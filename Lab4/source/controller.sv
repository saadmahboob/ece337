==> flow/design.v <==
module controller
(
    input wire clk,
    input wire n_reset,
    input wire dr,
    input wire overflow,
    output reg cnt_up,
    output wire modwait,
    output reg [1:0] op,
    output reg [3:0] src1,
    output reg [3:0] src2,
    output reg [3:0] dest,
    output reg err
);
    reg curr_modwait;
    reg next_modwait;
    typedef enum logic [3:0] {IDLE, STORE, SORT1, SORT2, SORT3, SORT4, ADD1, ADD2, ADD3, EIDLE}
    state_type;
    state_type curr_state, next_state;
    always_ff @ (posedge clk, negedge n_reset)
    begin
        if(n_reset == 0)
        begin
            curr_state <= IDLE;
            curr_modwait <= '0;
        end
        else
        begin
            curr_state <= next_state;
            curr_modwait <= next_modwait;
        end
    end
    always_comb begin
        next_state = curr_state;
        cnt_up = 1'b0;
        next_modwait = curr_modwait;    
        op = 2'b00;
        src1 = 4'h0;
        src2 = 4'h0;
        dest = 4'h0;
        err = 1'b0;
        case(curr_state) 
            IDLE      : begin
                            if(dr == 1)
                            begin
                                next_state = STORE;
                                next_modwait = 1'b1;
                            end
                            else
                            begin
                                next_state = IDLE;
                                next_modwait = 1'b0;
                            end
                            cnt_up = 1'b0;
                            op = 2'b00;
                            src1 = 4'h0;
                            src2 = 4'h0;
                            dest = 4'h0;
                            err = 1'b0;
                        end
            STORE     : begin
                            if(dr == 1)
                            begin
                                next_state = SORT1;
                                next_modwait = 1'b1;
                            end
                            else
                            begin
                                next_state = EIDLE;
                                next_modwait = 1'b0;
                            end
                            cnt_up = 1'b0;  
                            op = 2'b10;
                            src1 = 4'h0;
                            src2 = 4'h0;
                            dest = 4'h5;
                            err = 1'b0;
                        end
            SORT1     : begin
                            next_state = SORT2;
                            cnt_up = 1'b1;
                            next_modwait = 1'b1;    
                            op = 2'b01;
                            src1 = 4'h2;
                            src2 = 4'h0;
                            dest = 4'h1;
                            err = 1'b0;
                        end
            SORT2     : begin
                            next_state = SORT3;
                            cnt_up = 1'b0;
                            next_modwait = 1'b1;    
                            op = 2'b01;
                            src1 = 4'h3;
                            src2 = 4'h0;
                            dest = 4'h2;
                            err = 1'b0;
                        end
            SORT3     : begin
                            next_state = SORT4;
                            cnt_up = 1'b0;
                            next_modwait = 1'b1;    
                            op = 2'b01;
                            src1 = 4'h4;
                            src2 = 4'h0;
                            dest = 4'h3;
                            err = 1'b0;
                        end
            SORT4     : begin
                            next_state = ADD1;
                            cnt_up = 1'b0;
                            next_modwait = 1'b1;    
                            op = 2'b01;
                            src1 = 4'h5;
                            src2 = 4'h0;
                            dest = 4'h4;
                            err = 1'b0;
                        end
            ADD1     : begin
                            if(overflow == 0)
                            begin
                                next_modwait = 1'b1;
                                next_state = ADD2;
                            end
                            else
                            begin
                                next_modwait = 1'b0;
                                next_state = EIDLE;
                            end
                            cnt_up = 1'b0;
                            op = 2'b11;
                            src1 = 4'h1;
                            src2 = 4'h2;
                            dest = 4'h5;
                            err = 1'b0;
                       end
            ADD2     : begin
                            if(overflow == 0)
                            begin
                                next_state = ADD3;
                                next_modwait = 1'b1;
                            end
                            else
                            begin
                                next_state = EIDLE;
                                next_modwait = 1'b0;
                            end
                            cnt_up = 1'b0;   
                            op = 2'b11;
                            src1 = 4'h3;
                            src2 = 4'h4;
                            dest = 4'h6;
                            err = 1'b0;
                       end
            ADD3     :    begin
                            if(overflow == 0)
                            begin
                                next_state = IDLE;
                                next_modwait = 1'b0;
                            end
                            else
                            begin
                                next_state = EIDLE;
                                next_modwait = 1'b0;
                            end
                            cnt_up = 1'b0;
                            op = 2'b11;
                            src1 = 4'h5;
                            src2 = 4'h6;
                            dest = 4'h0;
                            err = 1'b0;
                          end
            EIDLE    :    begin
                            if(dr == 1)
                            begin
                                next_state = STORE;
                                next_modwait = 1'b1;
                            end
                            else
                            begin
                                next_state = EIDLE;
                                next_modwait = 1'b0;
                            end
                            cnt_up = 1'b0;   
                            op = 2'b00;
                            src1 = 4'h0;
                            src2 = 4'h0;
                            dest = 4'h0;
                            err = 1'b1;                           
                          end
        endcase
    end
    assign modwait = curr_modwait;
endmodule
# Step by step through the tools: controller
# The steps from the RTL of controller to its reports follow in flow order.
# Line numbers count from 1 in the design file above.
# Operators: Yosys type, input widths -> output width; for muxes data width and select width s.
# A cell with - has no value.
dict set report design {
  top_module {controller}
  clock {clk}
  library {sky130hd}
  corner {tt_025C_1v80}
}

# Word level
# Counts by Yosys on the flattened word-level netlist (proc, flatten, opt, wreduce; memories kept). Register bits leave out memories and registers merged into their read ports (data or address). Print and check cells are left out.
dict set report classes {
  equal 9
  n_mux 16
  n_reduce_logical 10
}
# op n
set op_table {}
lappend op_table {{$pmux 4 s10} 1}
lappend op_table {{$pmux 3 s6} 1}
lappend op_table {{$eq 4x3->1 const B} 4}
lappend op_table {{$mux 4} 4}
lappend op_table {{$pmux 3 s5} 1}
lappend op_table {{$reduce_bool 10->1} 1}
lappend op_table {{$pmux 3 s3} 1}
lappend op_table {{$reduce_or 2->1} 4}
lappend op_table {{$eq 4x2->1 const B} 2}
lappend op_table {{$eq 4x4->1 const B} 2}
lappend op_table {{$reduce_bool 7->1} 1}
lappend op_table {{$reduce_or 3->1} 2}
lappend op_table {{$pmux 2 s3} 1}
lappend op_table {{$mux 1} 6}
lappend op_table {{$eq 4x1->1 const B} 1}
lappend op_table {{$logic_not 4->1} 1}
lappend op_table {{$reduce_or 4->1} 1}
lappend op_table {{$pmux 1 s4} 1}
dict set report word_totals {
  regBits 5
  in_bits 4
}

# Logic depth
# Depth = most cells in a row (Yosys ltp): at word level without a register or memory, in the mapped netlist without a sequential cell, where the memories' decode and read muxes count.
dict set report logic_depth {
  ltp_word 3
  ABC_AREA 0
  mapped_depth 3
}

# Netlist
# Source: synth_stat.txt of the flow (Yosys; design flattened, memories mapped). It holds for the ABC_AREA given above (unset counts as 0); a run with the other value may have another netlist.
# The area totals of this step are shown rounded.
dict set report synth_totals {
  stdcells 45
  area_um2 474
  sequential_area_um2 277
  ff_cells 11
  n_buf 4
}
# cell_type n type_area_um2
set types {}
lappend types {sky130_fd_sc_hd__dfrtp_1 10 250.24}
lappend types {sky130_fd_sc_hd__buf_4 4 30.029}
lappend types {sky130_fd_sc_hd__dfstp_2 1 26.275}
lappend types {sky130_fd_sc_hd__nor2_1 6 22.522}
lappend types {sky130_fd_sc_hd__or3_1 3 18.768}
lappend types {sky130_fd_sc_hd__or4_1 2 15.014}
lappend types {sky130_fd_sc_hd__nor2b_1 2 12.512}
lappend types {sky130_fd_sc_hd__or2_1 2 12.512}
lappend types {sky130_fd_sc_hd__or4_4 1 11.261}
lappend types {sky130_fd_sc_hd__o21ai_0 2 10.01}
lappend types {sky130_fd_sc_hd__and2_4 1 8.758}
lappend types {sky130_fd_sc_hd__a211oi_1 1 7.507}
lappend types {sky130_fd_sc_hd__inv_1 2 7.507}
lappend types {sky130_fd_sc_hd__nand2_1 2 7.507}
lappend types {sky130_fd_sc_hd__and2_1 1 6.256}
lappend types {sky130_fd_sc_hd__nand2b_1 1 6.256}
lappend types {sky130_fd_sc_hd__o22ai_1 1 6.256}
lappend types {sky130_fd_sc_hd__or2_2 1 6.256}
# Other cell types: 2; their cells: 2.

# Path before layout
# Path of least setup slack by OpenSTA after synthesis, without wires, with an ideal clock, recovery checks aside; 20% of the period is set as input and as output delay. Where synthesis merged equal registers, the netlist keeps one of their names.
dict set report synth_path {
  kind {register to output}
  start {register curr_state}
  end {output op[0]}
  period_ns 2.43
  t_arrival_ns 1.303
  setup_slack_ns 0.641
  path_delay_ns 1.303
  driving_pins 4
  n_path_buf 0
  synth_period_reached_ns 1.789
}
# "path_delay_ns" is the arrival time less input delay plus setup time.
# A path that ends at an output port has no setup time.
# "driving_pins": output pins that drive a net of the path, with the launching flip-flop's if there is one; two outputs of one cell count as two.
# "synth_period_reached_ns" is the clock period less the worst setup slack; recovery checks do not enter. This is arithmetic on one report: input and output delays are still those of the set period (20% each).
# Where an end lacks its bit number, it is one bit of the signal, or one of the new flip-flops if synthesis recoded a state register.
dict set report synth_between {
  path_cell_list {sky130_fd_sc_hd__dfrtp_1 > sky130_fd_sc_hd__or2_1 > sky130_fd_sc_hd__or4_4 > sky130_fd_sc_hd__nand2b_1}
}
# item line_no
set synth_rtl {}
lappend synth_rtl {{start: declaration} 19} ;# state_type curr_state, next_state;
lappend synth_rtl {{start: assignment} 24} ;# curr_state <= IDLE;
lappend synth_rtl {{start: assignment} 29} ;# curr_state <= next_state;
lappend synth_rtl {{end: declaration} 9} ;# output reg [1:0] op,
# Chain of elaborated cells between the ends: none given.
# Some nets on the timed path still bear RTL names; the line given drives or declares the net.
# signal line_no
set synth_named_nets {}
lappend synth_named_nets {src2[1] 42} ;# case(curr_state)
lappend synth_named_nets {src1[0] 42}

# Timing after layout
# From the final timing report of run 1: the path of least setup slack in the routed layout; clock arrival at registers is part of the times.
dict set report layout_path {
  kind {register to output}
  start {register curr_state}
  end {output src1[0]}
  period_ns 2.49
  t_arrival_ns 1.86
  setup_slack_ns 0.13
  driving_pins 4
  n_path_buf 1
}
# Where an end lacks its bit number, it is one bit of the signal, or one of the new flip-flops if synthesis recoded a state register.
dict set report layout_between {
  path_cell_list {sky130_fd_sc_hd__dfrtp_1 > sky130_fd_sc_hd__or2_1 > sky130_fd_sc_hd__or4_4 > sky130_fd_sc_hd__clkdlybuf4s50_1}
}
# item line_no
set layout_rtl {}
lappend layout_rtl {{start: declaration} 19} ;# state_type curr_state, next_state;
lappend layout_rtl {{start: assignment} 24} ;# curr_state <= IDLE;
lappend layout_rtl {{start: assignment} 29} ;# curr_state <= next_state;
lappend layout_rtl {{end: declaration} 10} ;# output reg [3:0] src1,
# Chain of elaborated cells between the ends: none given.

# controller through Yosys and OpenROAD on sky130hd: 2 stored runs, unordered, with their settings and measured results. The constraints put input and output delay at 20% of the set period each and load the outputs with 0.01 pF.
# "period_reached_ns": clock period set for the run, less the worst setup slack. It is reckoned from that one timing run; input and output delays stay at 20% of the period that was set.
# "timing.worst_path_ns" means the part of the period allowed to the worst setup path (the constraints hold back 20% at inputs and 20% at outputs) less its slack; where the path has registers, the arrival times of their clocks count too.
# Values from the reports are rounded here.
run="run 1" settings period_ns=2.49 CAP_MARGIN=20 CORE_MARGIN=2 CORE_UTILIZATION=40 SLEW_MARGIN=20
run="run 1" results finish.utilization_frac=0.592 period_reached_ns=2.361 stdcell_area_um2=658 yosys.chip_area_um2=474 dieArea_um2=1480 timing.worst_path_ns=1.86 worstPathKind="register to output" fin_ws_ns=0.129
run="run 2" settings period_ns=1.19 CORE_UTILIZATION=63 SETUP_SLACK_MARGIN=0.15 CORE_MARGIN=9 CELL_PAD_IN_SITES_GLOBAL_PLACEMENT=3 CELL_PAD_IN_SITES_DETAIL_PLACEMENT=1 ABC_AREA=1 GPL_TIMING_DRIVEN=1 GPL_ROUTABILITY_DRIVEN=0 CTS_CLUSTER_SIZE=39 CTS_CLUSTER_DIAMETER=223 SLEW_MARGIN=25 MIN_ROUTING_LAYER="met1" MAX_ROUTING_LAYER="met5" CAP_MARGIN=20
run="run 2" outcome="unfinished; error PDN-0185 in floorplanning"
