==> flow/design.v <==
module flex_counter
#(
  NUM_CNT_BITS = 4
)
(
  input wire clk,
  input wire n_rst,
  input wire clear,
  input wire count_enable,
  input wire [NUM_CNT_BITS-1:0] rollover_val,
  output wire [NUM_CNT_BITS-1:0] count_out,
  output reg rollover_flag
);
  reg [NUM_CNT_BITS-1:0]curr_count;
  reg [NUM_CNT_BITS-1:0]next_count;
  reg curr_roll_flag;
  reg next_roll_flag;
  always_ff @ (posedge clk, negedge n_rst)
  begin
    if( n_rst == 0)
    begin
      curr_count <= '0;
      curr_roll_flag <= '0;     
    end
    else
    begin
      curr_count <= next_count;
      curr_roll_flag <= next_roll_flag;
    end
  end
  always_comb
  begin
    if(clear == 1)
    begin
      next_count = '0;
      next_roll_flag = '0;
    end
    else
    begin 
      if(count_enable == 1)
      begin
        next_count = curr_count + 1;
        next_roll_flag = 1'b0;
        if(next_count == (rollover_val + 1))
        begin
            next_count = 1;
        end
        if(next_count == rollover_val)
            next_roll_flag = 1'b1;
      end
      else
      begin
        next_roll_flag = 1'b0;
        next_count = curr_count;
      end
    end
  end
  assign count_out = curr_count;
  assign rollover_flag = curr_roll_flag;
endmodule
module timer 
(
	input wire clk,
	input wire n_rst,
	input wire enable_timer,
	output wire shift_strobe,
	output wire packet_done
);
    reg [3:0]count_out1;
    reg [3:0]count_out2;
    reg ff_1;
    reg delayed_enable_timer;
    flex_counter #(4) count_to_10
    (
        .clk(clk),
 	    .n_rst(n_rst),
 	    .clear(packet_done),
 	    .count_enable(delayed_enable_timer),
 	    .rollover_val(4'd10),
 	    .count_out(count_out1),
 	    .rollover_flag(shift_strobe)
    );
    flex_counter #(4) count_to_9
    (
        .clk(clk),
        .n_rst(n_rst),
        .clear(packet_done),
        .count_enable(shift_strobe),
        .rollover_val(4'd9),
        .count_out(count_out2),
        .rollover_flag(packet_done)
    );
    always_ff @ (posedge clk, negedge n_rst) 
    begin
        if(n_rst == 0) 
        begin 
            ff_1 <= 0;
            delayed_enable_timer <= 0;
        end
        else 
        begin
            ff_1 <= enable_timer;
            delayed_enable_timer <= ff_1;
        end
    end
endmodule
**Step by step through the tools: timer**

What the tools print for timer, step after step.
Lines are those of the file above, counted from 1.
Operators: Yosys type, input widths -> output width; for muxes data width and select width s.
Not given: --

- Top module: timer
- Clock input: clk
- Library: sky130hd
- Library corner: tt_025C_1v80

**Word-level counts**

Yosys after proc, flatten, opt, wreduce and memory -nomap, before mapping. Memory bits, and registers merged into a memory's read port (data or address), are not among the register bits. Print and check cells are not counted. Equal cells are merged and count once.

- Register bits: 12
- Latch bits: 0
- Memory bits (writable): 0
- Memory bits (read-only): 0
- Clocked read ports x word width: 0
- Memories: 0
- Bits of input ports: 3
- Output and inout port bits: 2
- Word-level cells: 30

- $add $sub $neg: 2
- Multipliers: 0
- Divide/modulo/power cells: 0
- Order comparisons: 0
- Equal/unequal tests: 4
- Shift operators: 0
- Multiplexer cells: 16
- Bitwise operators: 0
- Reductions and logical operators: 2

Operators with widths:

| cell | count |
|---|---|
| $mux 4 | 10 |
| $eq 4x4->1 const B | 4 |
| $add 4x1->4 const B | 2 |
| $mux 1 | 6 |
| $reduce_bool 2->1 | 2 |

**Logic depth**

Yosys ltp: most cells in a row. Word level: on the elaborated netlist, between registers, memories and ports. Mapped: between sequential cells and ports; inverters and the memories' decode and read muxes count.

- Depth after elaboration: 9
- ABC_AREA: 0
- Gate-level depth with buffers: 6
- Gate-level depth less buffers: 5

**After synthesis**

The flow's flattened synthesis, as Yosys stat reports it; memories are mapped. The netlist is that of the ABC_AREA named above (0 if unset); the other value can give another one.

Cells by type:

| type | count | total area (sq um) |
|---|---|---|
| sky130_fd_sc_hd__dfrtp_1 | 12 | 300.288 |
| sky130_fd_sc_hd__ha_1 | 5 | 62.56 |
| sky130_fd_sc_hd__xor2_1 | 3 | 26.275 |
| sky130_fd_sc_hd__inv_1 | 6 | 22.522 |
| sky130_fd_sc_hd__nand3b_1 | 3 | 22.522 |
| sky130_fd_sc_hd__nand3_1 | 4 | 20.019 |
| sky130_fd_sc_hd__a32oi_2 | 1 | 16.266 |
| sky130_fd_sc_hd__o41ai_2 | 1 | 16.266 |
| sky130_fd_sc_hd__a21oi_1 | 3 | 15.014 |
| sky130_fd_sc_hd__nor2_1 | 4 | 15.014 |
| sky130_fd_sc_hd__a22oi_2 | 1 | 12.512 |
| sky130_fd_sc_hd__a31oi_1 | 2 | 12.512 |
| sky130_fd_sc_hd__nand2b_1 | 2 | 12.512 |
| sky130_fd_sc_hd__nor2b_1 | 2 | 12.512 |
| sky130_fd_sc_hd__nor4_2 | 1 | 12.512 |
| sky130_fd_sc_hd__buf_6 | 1 | 11.261 |
| sky130_fd_sc_hd__nand2_1 | 3 | 11.261 |
| sky130_fd_sc_hd__a21bo_1 | 1 | 10.01 |

Not listed: further types 15, cells in them 17.

- Mapped cells: 72
- Mapped area: 733.2 sq um
- Sequential part of the area: 300.3 sq um
- Flip-flop cells: 12
- Buffers: 3

By module: a second synthesis without flattening, with its own total; a netlist apart from the flattened one above.

- Cells (unflattened synthesis): 90
- Area total of the unflattened synthesis: 888.4 sq um

Rows give one instance, submodules left out.

Modules:

| module | times used | cells | area (sq um) | seq. area (sq um) |
|---|---|---|---|---|
| flex_counter (NUM_CNT_BITS=4) | 2 | 43 | 415.4 | 125.1 |
| timer | 1 | 4 | 57.6 | 50.0 |

**Path before layout**

Source: OpenSTA report_checks on the synthesized netlist (no wires, ideal clock, input and output delay 20% of the period each), path of least setup slack; recovery checks are left aside. Register names are those of the netlist, which keeps one name where synthesis merged equal registers.

- Path type: flip-flop to flip-flop
- From: register count_to_10.curr_count[0]
- To: register count_to_10.curr_roll_flag
- Period: 1.43 ns
- Setup time: 0.096 ns
- Time at the first pin: 0.000 ns
- Data arrival time: 1.263 ns
- Data required time: 1.334 ns
- Setup slack: 0.071 ns
- Path delay: 1.359 ns
- Stages: 7
- Buffers on the path: 1
- Synthesis period reached: 1.359 ns

"path delay" = arrival - input delay + setup time.
"stages": output pins that drive a net of the path, with the launching flip-flop's if there is one; two outputs of one cell count as two.
"synthesis period reached" is the clock period less the worst setup slack; recovery checks do not enter. This is arithmetic on one report: input and output delays are still those of the set period (20% each).
The rows between start and end are the longest chain of elaborated cells between them; the timing report does not say that the signal goes this way. Where chains are equally long, one stands for them.
Each line given opens the expression or statement behind the cell; cells for indexed reads and writes are added by Yosys, which also makes memories of some case tables.

- Cell sequence: sky130_fd_sc_hd__dfrtp_1 -> sky130_fd_sc_hd__buf_6 -> sky130_fd_sc_hd__inv_1 -> sky130_fd_sc_hd__ha_1 -> sky130_fd_sc_hd__a32oi_2 -> sky130_fd_sc_hd__a22oi_2 -> sky130_fd_sc_hd__nor4_2
- Cells in the longest elaborated chain: 9
- Elaborated cells on any way between the ends: 9
- Source lines of those cells: 5
- Classes of those cells: 1 x add/sub; 2 x eq/ne; 6 x mux

RTL lines, path post-synthesis:

| what | RTL line | text |
|---|---|---|
| start, declared | 14 | `reg [NUM_CNT_BITS-1:0]curr_count;` |
| start, assigned | 22 | `curr_count <= '0;` |
| start, assigned | 27 | `curr_count <= next_count;` |
| $add 4x1->4 | 42 | `next_count = curr_count + 1;` |
| $eq 4x4->1 | 44 | `if(next_count == (rollover_val + 1))` |
| $mux 4 | 44 |  |
| $mux 4 | 40 | `if(count_enable == 1)` |
| $mux 4 | 33 | `if(clear == 1)` |
| $eq 4x4->1 | 48 | `if(next_count == rollover_val)` |
| $mux 1 | 48 |  |
| $mux 1 | 40 |  |
| $mux 1 | 33 |  |
| end, assigned | 23 | `curr_roll_flag <= '0;` |
| end, assigned | 28 | `curr_roll_flag <= next_roll_flag;` |
| end, declared | 16 | `reg curr_roll_flag;` |

**Path in the finished layout**

Path of least setup slack in the final report of entry A (OpenROAD, finished layout, wires in). Where an end is a register, its clock arrival counts in the times.

- Path type: flip-flop to output port
- From: register count_to_10.curr_roll_flag
- To: output port shift_strobe
- Period: 2.02 ns
- External output delay: 0.40 ns
- Time at the first pin: 0.28 ns
- Data arrival time: 1.40 ns
- Data required time: 1.62 ns
- Setup slack: 0.22 ns
- Stages: 2
- Buffers on the path: 1

- Cell sequence: sky130_fd_sc_hd__dfrtp_1 -> sky130_fd_sc_hd__clkdlybuf4s50_1
- Cells in the longest elaborated chain: 0
- Elaborated cells on any way between the ends: 0
- Source lines of those cells: 0

RTL lines, path post-layout:

| what | RTL line | text |
|---|---|---|
| start, declared | 16 | `reg curr_roll_flag;` |
| start, assigned | 23 | `curr_roll_flag <= '0;` |
| start, assigned | 28 | `curr_roll_flag <= next_roll_flag;` |
| end, declared | 66 | `output wire shift_strobe,` |

Subject: timer on sky130hd, stored results

Hello all,

Record of 2 stored runs of the RTL-to-layout flow on timer, platform sky130hd. The runs are unordered. Constraints: input delay and output delay 20% of the set period each, output load 0.01 pF.
"clock period reached" is the run's clock period less its worst setup slack. It is reckoned from that one timing run; input and output delays stay at 20% of the period that was set.
By "critical setup path time" is meant the share of the clock period that the worst setup path is allowed (20% is reserved at inputs, 20% at outputs), minus its slack. Clock arrival times at its registers enter into it.
"total power after layout" is the tool's figure for a default switching activity; nothing was simulated.

### Entry A

Settings: `period_ns=2.02`, `CORE_UTILIZATION=45`, `PLACE_DENSITY=0.46`, `CORE_ASPECT_RATIO=1.81`, `CELL_PAD_IN_SITES_GLOBAL_PLACEMENT=1`, `CELL_PAD_IN_SITES_DETAIL_PLACEMENT=2`, `TNS_END_PERCENT=80`, `ABC_AREA=0`, `MIN_ROUTING_LAYER=met2`, `MAX_ROUTING_LAYER=met5`, `CAP_MARGIN=20`, `CORE_MARGIN=2`, `SLEW_MARGIN=20`

- Standard-cell area after layout: 832.0 sq um
- Setup slack of the worst path: 0.216 ns
- Cell area after synthesis: 733.2 sq um
- Total negative slack on setup checks: 0.000 ns
- Worst hold slack in the final report: 0.351 ns
- Total power after layout: 1.127 mW
- Clock period reached: 1.804 ns
- Area inside the die boundary: 1982.7 sq um
- Critical setup path time: 1.40 ns
- Kind of the worst setup path: flip-flop to output port
- Post-route utilization: 0.547

### Entry B

Settings: `period_ns=1.98`, `CORE_UTILIZATION=34`, `SETUP_SLACK_MARGIN=0.26`, `CORE_MARGIN=7`, `CELL_PAD_IN_SITES_GLOBAL_PLACEMENT=3`, `CELL_PAD_IN_SITES_DETAIL_PLACEMENT=1`, `TNS_END_PERCENT=15`, `CTS_CLUSTER_SIZE=43`, `CTS_CLUSTER_DIAMETER=39`, `MIN_ROUTING_LAYER=met2`, `CAP_MARGIN=20`, `SLEW_MARGIN=20`

- Standard-cell area after layout: 840.8 sq um
- Setup slack of the worst path: 0.385 ns
- Cell area after synthesis: 733.2 sq um
- Total negative slack on setup checks: 0.000 ns
- Worst hold slack in the final report: 0.363 ns
- Total power after layout: 1.092 mW
- Clock period reached: 1.595 ns
- Area inside the die boundary: 3652.4 sq um
- Critical setup path time: 1.20 ns
- Kind of the worst setup path: flip-flop to output port
- Post-route utilization: 0.42

Thanks
